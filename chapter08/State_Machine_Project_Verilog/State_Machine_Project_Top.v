==> flow/design.v <==
module Debounce_Filter #(parameter DEBOUNCE_LIMIT = 20) (
  input  i_Clk,
  input  i_Bouncy,
  output o_Debounced);
  reg [$clog2(DEBOUNCE_LIMIT)-1:0] r_Count = 0;
  reg r_State = 1'b0;
  always @(posedge i_Clk)
  begin
    if (i_Bouncy !== r_State && r_Count < DEBOUNCE_LIMIT-1)
    begin
      r_Count <= r_Count + 1;
    end
    else if (r_Count == DEBOUNCE_LIMIT-1)
    begin
      r_State <= i_Bouncy;
      r_Count <= 0;
    end 
    else
    begin
      r_Count <= 0;
    end
  end
  assign o_Debounced = r_State;
endmodule
module Count_And_Toggle #(COUNT_LIMIT = 10)
 (input i_Clk,
  input i_Enable,
  output reg o_Toggle);
  reg [$clog2(COUNT_LIMIT-1):0] r_Counter;
  always @(posedge i_Clk) 
  begin
    if (i_Enable == 1'b1)
    begin
      if (r_Counter == COUNT_LIMIT - 1)
      begin
        o_Toggle  <= !o_Toggle;
        r_Counter <= 0;
      end
      else
        r_Counter <= r_Counter + 1;
    end
    else
    begin
      o_Toggle  <= 1'b0;
      r_Counter <= 0;
    end
  end
endmodule
module LFSR_22 (
  input         i_Clk,
  output [21:0] o_LFSR_Data,
  output        o_LFSR_Done);
reg [21:0] r_LFSR = 0;
wire       w_XNOR;
always @(posedge i_Clk)
begin
  r_LFSR <= {r_LFSR[20:0], w_XNOR};
end
assign w_XNOR = r_LFSR[21] ^~ r_LFSR[20];
assign o_LFSR_Done = (r_LFSR == 22'd0);
assign o_LFSR_Data = r_LFSR;
endmodule
module Binary_To_7Segment 
 (input       i_Clk,
  input [3:0] i_Binary_Num,
  output      o_Segment_A,
  output      o_Segment_B,
  output      o_Segment_C,
  output      o_Segment_D,
  output      o_Segment_E,
  output      o_Segment_F,
  output      o_Segment_G);
  reg [6:0]    r_Hex_Encoding;
  always @(posedge i_Clk)
    begin
      case (i_Binary_Num)
        4'b0000 : r_Hex_Encoding <= 7'h7E;
        4'b0001 : r_Hex_Encoding <= 7'h30;
        4'b0010 : r_Hex_Encoding <= 7'h6D;
        4'b0011 : r_Hex_Encoding <= 7'h79;
        4'b0100 : r_Hex_Encoding <= 7'h33;          
        4'b0101 : r_Hex_Encoding <= 7'h5B;
        4'b0110 : r_Hex_Encoding <= 7'h5F;
        4'b0111 : r_Hex_Encoding <= 7'h70;
        4'b1000 : r_Hex_Encoding <= 7'h7F;
        4'b1001 : r_Hex_Encoding <= 7'h7B;
        4'b1010 : r_Hex_Encoding <= 7'h77;
        4'b1011 : r_Hex_Encoding <= 7'h1F;
        4'b1100 : r_Hex_Encoding <= 7'h4E;
        4'b1101 : r_Hex_Encoding <= 7'h3D;
        4'b1110 : r_Hex_Encoding <= 7'h4F;
        4'b1111 : r_Hex_Encoding <= 7'h47;
      endcase
    end
  assign o_Segment_A = r_Hex_Encoding[6];
  assign o_Segment_B = r_Hex_Encoding[5];
  assign o_Segment_C = r_Hex_Encoding[4];
  assign o_Segment_D = r_Hex_Encoding[3];
  assign o_Segment_E = r_Hex_Encoding[2];
  assign o_Segment_F = r_Hex_Encoding[1];
  assign o_Segment_G = r_Hex_Encoding[0];
endmodule
module State_Machine_Game # (parameter CLKS_PER_SEC = 25000000,
                             parameter GAME_LIMIT = 6)
 (input i_Clk,
  input i_Switch_1,
  input i_Switch_2,
  input i_Switch_3,
  input i_Switch_4,
  output reg [3:0] o_Score,
  output o_LED_1,
  output o_LED_2,
  output o_LED_3,
  output o_LED_4
  );
  localparam START        = 3'd0;
  localparam PATTERN_OFF  = 3'd1;
  localparam PATTERN_SHOW = 3'd2; 
  localparam WAIT_PLAYER  = 3'd3;
  localparam INCR_SCORE   = 3'd4;
  localparam LOSER        = 3'd5;
  localparam WINNER       = 3'd6;
  reg [2:0] r_SM_Main;
  reg r_Toggle, r_Switch_1, r_Switch_2, r_Switch_3; 
  reg r_Switch_4, r_Button_DV;
  reg [1:0] r_Pattern[0:10];  
  wire [21:0] w_LFSR_Data;
  reg [$clog2(GAME_LIMIT)-1:0] r_Index;  
  reg [1:0] r_Button_ID;
  wire w_Count_En, w_Toggle;
  always @(posedge i_Clk)
  begin
    if (i_Switch_1 & i_Switch_2)
      r_SM_Main <= START;
    else
    begin
      case (r_SM_Main)
        START:
        begin
          if (!i_Switch_1 & !i_Switch_2 & r_Button_DV) 
          begin
            o_Score   <= 0;
            r_Index   <= 0;
            r_SM_Main <= PATTERN_OFF;
          end
        end
        PATTERN_OFF:
        begin
          if (!w_Toggle & r_Toggle)  
            r_SM_Main <= PATTERN_SHOW;
        end
        PATTERN_SHOW:
        begin
          if (!w_Toggle & r_Toggle)  
            if (o_Score == r_Index)
            begin
              r_Index   <= 0;
              r_SM_Main <= WAIT_PLAYER;
            end
            else 
            begin
              r_Index   <= r_Index + 1;
              r_SM_Main <= PATTERN_OFF;  
            end
        end
        WAIT_PLAYER:
        begin
          if (r_Button_DV)
            if (r_Pattern[r_Index] == r_Button_ID && r_Index == o_Score)
            begin
              r_Index   <= 0;
              r_SM_Main <= INCR_SCORE;
            end
            else if (r_Pattern[r_Index] != r_Button_ID)
              r_SM_Main <= LOSER;
            else
              r_Index <= r_Index + 1;
        end
        INCR_SCORE: 
        begin
          o_Score <= o_Score + 1;
          if (o_Score == GAME_LIMIT-1)
            r_SM_Main <= WINNER;
          else
            r_SM_Main <= PATTERN_OFF;
        end
        WINNER: 
        begin
          o_Score <= 4'hA;  
        end
        LOSER:
        begin
          o_Score <= 4'hF;  
        end
        default:
          r_SM_Main <= START;
      endcase 
    end
  end
  always @(posedge i_Clk)
  begin
    if (r_SM_Main == START)
    begin
      r_Pattern[0]  <= w_LFSR_Data[1:0];
      r_Pattern[1]  <= w_LFSR_Data[3:2];
      r_Pattern[2]  <= w_LFSR_Data[5:4];
      r_Pattern[3]  <= w_LFSR_Data[7:6];
      r_Pattern[4]  <= w_LFSR_Data[9:8];
      r_Pattern[5]  <= w_LFSR_Data[11:10];
      r_Pattern[6]  <= w_LFSR_Data[13:12];
      r_Pattern[7]  <= w_LFSR_Data[15:14];
      r_Pattern[8]  <= w_LFSR_Data[17:16];
      r_Pattern[9]  <= w_LFSR_Data[19:18];
      r_Pattern[10] <= w_LFSR_Data[21:20];
    end
  end
  assign o_LED_1 = (r_SM_Main == PATTERN_SHOW && 
                    r_Pattern[r_Index] == 2'b00) ? 1'b1 : i_Switch_1;
  assign o_LED_2 = (r_SM_Main == PATTERN_SHOW && 
                    r_Pattern[r_Index] == 2'b01) ? 1'b1 : i_Switch_2;
  assign o_LED_3 = (r_SM_Main == PATTERN_SHOW && 
                    r_Pattern[r_Index] == 2'b10) ? 1'b1 : i_Switch_3;
  assign o_LED_4 = (r_SM_Main == PATTERN_SHOW && 
                    r_Pattern[r_Index] == 2'b11) ? 1'b1 : i_Switch_4;
  always @(posedge i_Clk)
  begin
    r_Toggle   <= w_Toggle;
    r_Switch_1 <= i_Switch_1;
    r_Switch_2 <= i_Switch_2;
    r_Switch_3 <= i_Switch_3;
    r_Switch_4 <= i_Switch_4;
    if (r_Switch_1 & !i_Switch_1)
    begin
      r_Button_DV <= 1'b1;
      r_Button_ID <= 0;
    end
    else if (r_Switch_2 & !i_Switch_2)
    begin
      r_Button_DV <= 1'b1;
      r_Button_ID <= 1;
    end
    else if (r_Switch_3 & !i_Switch_3)
    begin
      r_Button_DV <= 1'b1;
      r_Button_ID <= 2;
    end
    else if (r_Switch_4 & !i_Switch_4)
    begin
      r_Button_DV <= 1'b1;
      r_Button_ID <= 3;
    end
    else
    begin
      r_Button_DV <= 1'b0;
      r_Button_ID <= 0;
    end
  end
  assign w_Count_En = (r_SM_Main == PATTERN_SHOW || 
                       r_SM_Main == PATTERN_OFF);
  Count_And_Toggle #(.COUNT_LIMIT(CLKS_PER_SEC/4)) Count_Inst
   (.i_Clk(i_Clk),
    .i_Enable(w_Count_En),
    .o_Toggle(w_Toggle));
  LFSR_22 LFSR_Inst
   (.i_Clk(i_Clk),
    .o_LFSR_Data(w_LFSR_Data),
    .o_LFSR_Done());  
endmodule
module State_Machine_Project_Top 
 (input i_Clk,
  input i_Switch_1,
  input i_Switch_2,
  input i_Switch_3,
  input i_Switch_4,
  output o_LED_1,
  output o_LED_2,
  output o_LED_3,
  output o_LED_4,
  output o_Segment2_A,
  output o_Segment2_B,
  output o_Segment2_C,
  output o_Segment2_D,
  output o_Segment2_E,
  output o_Segment2_F,
  output o_Segment2_G);
  localparam GAME_LIMIT     = 7;         
  localparam CLKS_PER_SEC   = 25000000;  
  localparam DEBOUNCE_LIMIT = 250000;    
  wire w_Switch_1, w_Switch_2, w_Switch_3, w_Switch_4;
  wire w_Segment2_A, w_Segment2_B, w_Segment2_C, w_Segment2_D;
  wire w_Segment2_E, w_Segment2_F, w_Segment2_G;
  wire [3:0] w_Score;
  Debounce_Filter #(.DEBOUNCE_LIMIT(DEBOUNCE_LIMIT)) Debounce_SW1
   (.i_Clk(i_Clk), 
    .i_Bouncy(i_Switch_1),
    .o_Debounced(w_Switch_1));
  Debounce_Filter #(.DEBOUNCE_LIMIT(DEBOUNCE_LIMIT)) Debounce_SW2
   (.i_Clk(i_Clk), 
    .i_Bouncy(i_Switch_2),
    .o_Debounced(w_Switch_2));
  Debounce_Filter #(.DEBOUNCE_LIMIT(DEBOUNCE_LIMIT)) Debounce_SW3
   (.i_Clk(i_Clk), 
    .i_Bouncy(i_Switch_3),
    .o_Debounced(w_Switch_3));
  Debounce_Filter #(.DEBOUNCE_LIMIT(DEBOUNCE_LIMIT)) Debounce_SW4
   (.i_Clk(i_Clk), 
    .i_Bouncy(i_Switch_4),
    .o_Debounced(w_Switch_4));
  State_Machine_Game #(.CLKS_PER_SEC(CLKS_PER_SEC),
                       .GAME_LIMIT(GAME_LIMIT)) Game_Inst
   (.i_Clk(i_Clk),
    .i_Switch_1(w_Switch_1),
    .i_Switch_2(w_Switch_2),
    .i_Switch_3(w_Switch_3),
    .i_Switch_4(w_Switch_4),
    .o_Score(w_Score),
    .o_LED_1(o_LED_1),
    .o_LED_2(o_LED_2),
    .o_LED_3(o_LED_3),
    .o_LED_4(o_LED_4));
  Binary_To_7Segment Scoreboard
   (.i_Clk(i_Clk),
    .i_Binary_Num(w_Score),
    .o_Segment_A(w_Segment2_A),
    .o_Segment_B(w_Segment2_B),
    .o_Segment_C(w_Segment2_C),
    .o_Segment_D(w_Segment2_D),
    .o_Segment_E(w_Segment2_E),
    .o_Segment_F(w_Segment2_F),
    .o_Segment_G(w_Segment2_G));
  assign o_Segment2_A = !w_Segment2_A;
  assign o_Segment2_B = !w_Segment2_B;
  assign o_Segment2_C = !w_Segment2_C;
  assign o_Segment2_D = !w_Segment2_D;
  assign o_Segment2_E = !w_Segment2_E;
  assign o_Segment2_F = !w_Segment2_F;
  assign o_Segment2_G = !w_Segment2_G;
endmodule
Reports on State_Machine_Project_Top
The steps from the RTL of State_Machine_Project_Top to its reports follow in flow order.
Line numbers count from 1 in the design file above.
Cell names lack the library's common part.
{"block": "setup", "design": "State_Machine_Project_Top", "clk_port": "i_Clk", "library": "sky130hd", "lib_corner": "tt_025C_1v80"}

After elaboration
Yosys after proc, flatten, opt, wreduce and memory -nomap, before mapping. Print and check cells are not counted.
Yosys's memory passes give these memory sizes; they may raise the number of words (mostly to a power of two), join words into wider ones and drop unused or constant bits.
{"block": "classes", "addsub": 7, "n_cmp": 4, "reduce_logical": 39, "n_eq": 36, "mux": 35, "n_logic": 16}
{"block": "ops", "cell": "adder 18 x 1 -> 18 bit with constant B", "n": 4}
{"block": "ops", "cell": "< comparator 18 bit with constant B", "n": 4}
{"block": "ops", "cell": "== test 18 bit with constant B", "n": 4}
{"block": "ops", "cell": "2-to-1 mux 3 bit", "n": 13}
{"block": "ops", "cell": "case mux 2 bit (select 8 bit)", "n": 2}
{"block": "ops", "cell": "adder 24 x 1 -> 24 bit with constant B", "n": 1}
{"block": "ops", "cell": "== test 24 x 23 -> 1 bit with constant B", "n": 1}
{"block": "ops", "cell": "== test 3 bit with constant B", "n": 7}
{"block": "ops", "cell": "2-to-1 mux 2 bit", "n": 10}
{"block": "ops", "cell": "case mux 3 bit (select 6 bit)", "n": 1}
{"block": "ops", "cell": "case mux 4 bit (select 4 bit)", "n": 1}
{"block": "ops", "cell": "logical NOT 1 bit", "n": 12}
{"block": "ops", "cell": "== test 3 x 2 -> 1 bit with constant B", "n": 4}
{"block": "ops", "cell": "AND reduction 6 bit", "n": 2}
{"block": "ops", "cell": "logical AND 1 bit", "n": 9}
{"block": "ops", "cell": "case mux 3 bit (select 3 bit)", "n": 1}
{"block": "ops", "cell": "bitwise AND 1 bit", "n": 8}
{"block": "ops", "cell": "!= test 2 x 1 -> 1 bit with constant B", "n": 4}
{"block": "ops", "cell": "AND reduction 2 bit", "n": 4}
{"block": "ops", "cell": "NOT 1 bit", "n": 7}
{"block": "ops", "cell": "OR reduction 2 bit", "n": 3}
{"block": "ops", "cell": "== test 3 x 1 -> 1 bit with constant B", "n": 2}
{"block": "ops", "cell": "logical NOT 3 bit", "n": 2}
{"block": "ops", "cell": "2-to-1 mux 1 bit", "n": 6}
{"block": "ops", "cell": "case inequality test 1 bit", "n": 4}
{"block": "ops", "cell": "== test 2 bit with constant B", "n": 2}
{"block": "ops", "cell": "== test 3 x 4 -> 1 bit", "n": 1}
{"block": "ops", "cell": "adder 4 x 1 -> 4 bit with constant B", "n": 1}
Not listed: further kinds 17, cells in them 17.
{"block": "bits", "out_inout_bits": 11, "ff_bits": 157, "clocked_rd_ports_x_width": 7, "romBits": 112, "n_memories": 1, "input_bits": 5}
{"block": "memory_table", "name": "(name not given)", "words": 16, "word_bits": 7, "rd": 1, "wr": 0, "line": 76, "text": "case (i_Binary_Num)"}

Logic depth
Depth = most cells in a row (Yosys ltp): at word level without a register or memory, in the mapped netlist without a sequential cell, where the memories' decode and read muxes count.
{"block": "depth", "depth_word": 16, "abc_area": 0, "ltp_mapped": 9, "depth_no_buf": 8}

After synthesis
Source: synth_stat.txt of the flow (Yosys; design flattened, memories mapped). It holds for the ABC_AREA given above (unset counts as 0); a run with the other value may have another netlist.
The area totals of this step are shown rounded.
{"block": "types", "type": "dfxtp_1", "n": 141}
{"block": "types", "type": "edfxtp_1", "n": 27}
{"block": "types", "type": "nor2_1", "n": 131}
{"block": "types", "type": "xor2_1", "n": 48}
{"block": "types", "type": "xnor2_1", "n": 44}
{"block": "types", "type": "ha_1", "n": 19}
{"block": "types", "type": "nand3_1", "n": 40}
{"block": "types", "type": "nand2_1", "n": 49}
{"block": "types", "type": "and3_1", "n": 20}
{"block": "types", "type": "nand4_1", "n": 18}
{"block": "types", "type": "inv_1", "n": 29}
{"block": "types", "type": "a21oi_1", "n": 21}
{"block": "types", "type": "nor3_1", "n": 14}
{"block": "types", "type": "and4_1", "n": 7}
{"block": "types", "type": "nor4_1", "n": 8}
{"block": "types", "type": "o21ai_0", "n": 9}
{"block": "types", "type": "o31ai_4", "n": 2}
{"block": "types", "type": "a22oi_1", "n": 5}
Not listed: further types 29, cells in them 75.
{"block": "synth_totals", "buffers": 16, "mapped_cells": 707, "yosys_area_um2": 6850, "flip_flops": 168}
The figures by module come from a second, unflattened synthesis with its own total; it is not the netlist above.
{"block": "unflattened", "cells_unflattened": 750, "hier_area_um2": 7530}
Rows give one instance, submodules left out.
{"block": "modules", "module": "Debounce_Filter (DEBOUNCE_LIMIT=250000)", "cells": 98, "n_inst": 4, "area_um2": 907}
{"block": "modules", "module": "State_Machine_Game", "cells": 147, "n_inst": 1, "area_um2": 1750}
{"block": "modules", "module": "Count_And_Toggle (COUNT_LIMIT=6250000)", "cells": 130, "n_inst": 1, "area_um2": 1170}
{"block": "modules", "module": "LFSR_22", "cells": 34, "n_inst": 1, "area_um2": 519}
{"block": "modules", "module": "Binary_To_7Segment", "cells": 40, "n_inst": 1, "area_um2": 430}
{"block": "modules", "module": "State_Machine_Project_Top", "cells": 7, "n_inst": 1, "area_um2": 26.3}

Worst setup path after synthesis
Path of least setup slack by OpenSTA after synthesis, without wires, with an ideal clock, recovery checks aside; 20% of the period is set as input and as output delay. Where synthesis merged equal registers, the netlist keeps one of their names.
{"block": "synth_path", "path_type": "register to output", "startpoint": "register Game_Inst.r_Index[0]", "endpoint": "output port o_LED_4", "arrival_time_ns": 1.888, "clock_period_ns": 4.95, "path_delay_ns": 1.888, "launch_ns": 0.000, "out_delay_ns": 0.990, "t_required_ns": 3.960, "slack_ns": 2.072, "stages": 9, "synth_period_reached_ns": 2.878}
"path_delay_ns" = arrival - input delay + setup time.
At an output port there is no setup time.
"stages": output pins that drive a net of the path, with the launching flip-flop's if there is one; two outputs of one cell count as two.
"synth_period_reached_ns" is the clock period less the worst setup slack; recovery checks do not enter. This is arithmetic on one report: input and output delays are still those of the set period (20% each).
The rows between start and end are the longest chain of elaborated cells between them; the timing report does not say that the signal goes this way. Where chains are equally long, one stands for them.
A line is the first line of the expression or statement that the cell stems from. Yosys adds cells for indexed reads and writes and turns some case tables into memories.
A register here has more assigning lines than the two given.
{"block": "synth_between", "cell_sequence": "edfxtp_1 -> ha_1 -> ha_1 -> nor4_2 -> and2_4 -> o31ai_4 -> inv_1 -> nand2_1 -> o21bai_1", "elab_chain_len": 5}
{"block": "synth_rtl", "element": "start, declared", "line": 128, "text": "reg [$clog2(GAME_LIMIT)-1:0] r_Index;"}
{"block": "synth_rtl", "element": "start, assigned", "line": 162, "text": "r_Index   <= r_Index + 1;"}
{"block": "synth_rtl", "element": "start, assigned", "line": 177, "text": "r_Index <= r_Index + 1;"}
{"block": "synth_rtl", "element": "== test 3 bit", "line": 224, "text": "r_Pattern[r_Index] == 2'b11) ? 1'b1 : i_Switch_4;"}
{"block": "synth_rtl", "element": "case mux 2 bit (select 8 bit)", "line": 224}
{"block": "synth_rtl", "element": "== test 2 bit", "line": 224}
{"block": "synth_rtl", "element": "logical AND 1 bit", "line": 223, "text": "assign o_LED_4 = (r_SM_Main == PATTERN_SHOW &&"}
{"block": "synth_rtl", "element": "2-to-1 mux 1 bit", "line": 223}
{"block": "synth_rtl", "element": "end, declared", "line": 278, "text": "output o_LED_4,"}

Path in the finished layout
From the final timing report of flow run 1: the path of least setup slack in the routed layout; clock arrival at registers is part of the times.
{"block": "layout_path", "path_type": "register to output", "startpoint": "register Game_Inst.r_Index[0]", "endpoint": "output port o_LED_2", "clock_period_ns": 3.03, "t_required_ns": 2.42, "slack_ns": -0.12, "stages": 11, "out_delay_ns": 0.61, "launch_ns": 0.43, "arrival_time_ns": 2.54}
The rows between start and end are the longest chain of elaborated cells between them; the timing report does not say that the signal goes this way. Where chains are equally long, one stands for them.
A register here has more assigning lines than the two given.
{"block": "layout_between", "cell_sequence": "edfxtp_1 -> ha_4 -> ha_4 -> nor4_4 -> nand3b_1 -> o31ai_4 -> buf_6 -> inv_4 -> buf_6 -> a31o_4 -> buf_6", "elab_chain_len": 5}
{"block": "layout_rtl", "element": "start, declared", "line": 128, "text": "reg [$clog2(GAME_LIMIT)-1:0] r_Index;"}
{"block": "layout_rtl", "element": "start, assigned", "line": 162, "text": "r_Index   <= r_Index + 1;"}
{"block": "layout_rtl", "element": "start, assigned", "line": 177, "text": "r_Index <= r_Index + 1;"}
{"block": "layout_rtl", "element": "== test 3 bit", "line": 220, "text": "r_Pattern[r_Index] == 2'b01) ? 1'b1 : i_Switch_2;"}
{"block": "layout_rtl", "element": "case mux 2 bit (select 8 bit)", "line": 220}
{"block": "layout_rtl", "element": "== test 2 x 1 -> 1 bit", "line": 220}
{"block": "layout_rtl", "element": "logical AND 1 bit", "line": 219, "text": "assign o_LED_2 = (r_SM_Main == PATTERN_SHOW &&"}
{"block": "layout_rtl", "element": "2-to-1 mux 1 bit", "line": 219}
{"block": "layout_rtl", "element": "end, declared", "line": 276, "text": "output o_LED_2,"}

--- measured runs ---
Below are 2 stored runs of the flow (Yosys, OpenROAD; platform sky130hd) on State_Machine_Project_Top, each with its settings and what was measured, unordered. Constraints: input delay and output delay 20% of the set period each, output load 0.01 pF.
"period_reached_ns" is the run's clock period less its worst setup slack. It is reckoned from that one timing run; input and output delays stay at 20% of the period that was set.
"worst_setup_path_time_ns": the worst setup path's part of the clock period (all of it between registers, 20% less for each end at a port) less its slack. A launch clock that arrives late makes it longer, a capture clock that arrives late makes it shorter.
"totalPower_uw" rests on the timing tool's default activity at the inputs, not on a simulated workload.
Results are given in rounded form.

{"run": "flow run 1", "settings": { "period_ns": 3.03, "CORE_UTILIZATION": 16, "CAP_MARGIN": 20, "CORE_MARGIN": 2, "SLEW_MARGIN": 20 }, "results": { "final_hold_ws_ns": 0.327, "design.die.area_um2": 44500, "worst_setup_path_time_ns": 2.54, "worstPathKind": "register to output", "post_route_util_pct": 20.1, "layout_stdcell_area_um2": 8470, "period_reached_ns": 3.151, "post_synth_area_um2": 6850, "timing.setup.ws_ns": -0.121, "totalPower_uw": 4390, "setup_tns_ns": -0.275 }}
{"run": "flow run 2", "settings": { "period_ns": 4.1, "CORE_UTILIZATION": 22, "CORE_ASPECT_RATIO": 0.89, "CELL_PAD_IN_SITES_GLOBAL_PLACEMENT": 1, "CELL_PAD_IN_SITES_DETAIL_PLACEMENT": 2, "ABC_AREA": 0, "GPL_TIMING_DRIVEN": 1, "MIN_ROUTING_LAYER": "met1", "CAP_MARGIN": 20, "CORE_MARGIN": 2, "SLEW_MARGIN": 20 }, "results": { "final_hold_ws_ns": 0.330, "design.die.area_um2": 32600, "worst_setup_path_time_ns": 3.02, "worstPathKind": "register to output", "post_route_util_pct": 26.3, "layout_stdcell_area_um2": 8030, "period_reached_ns": 3.835, "post_synth_area_um2": 6850, "timing.setup.ws_ns": 0.265, "totalPower_uw": 3270, "setup_tns_ns": 0.000 }}
--- end ---
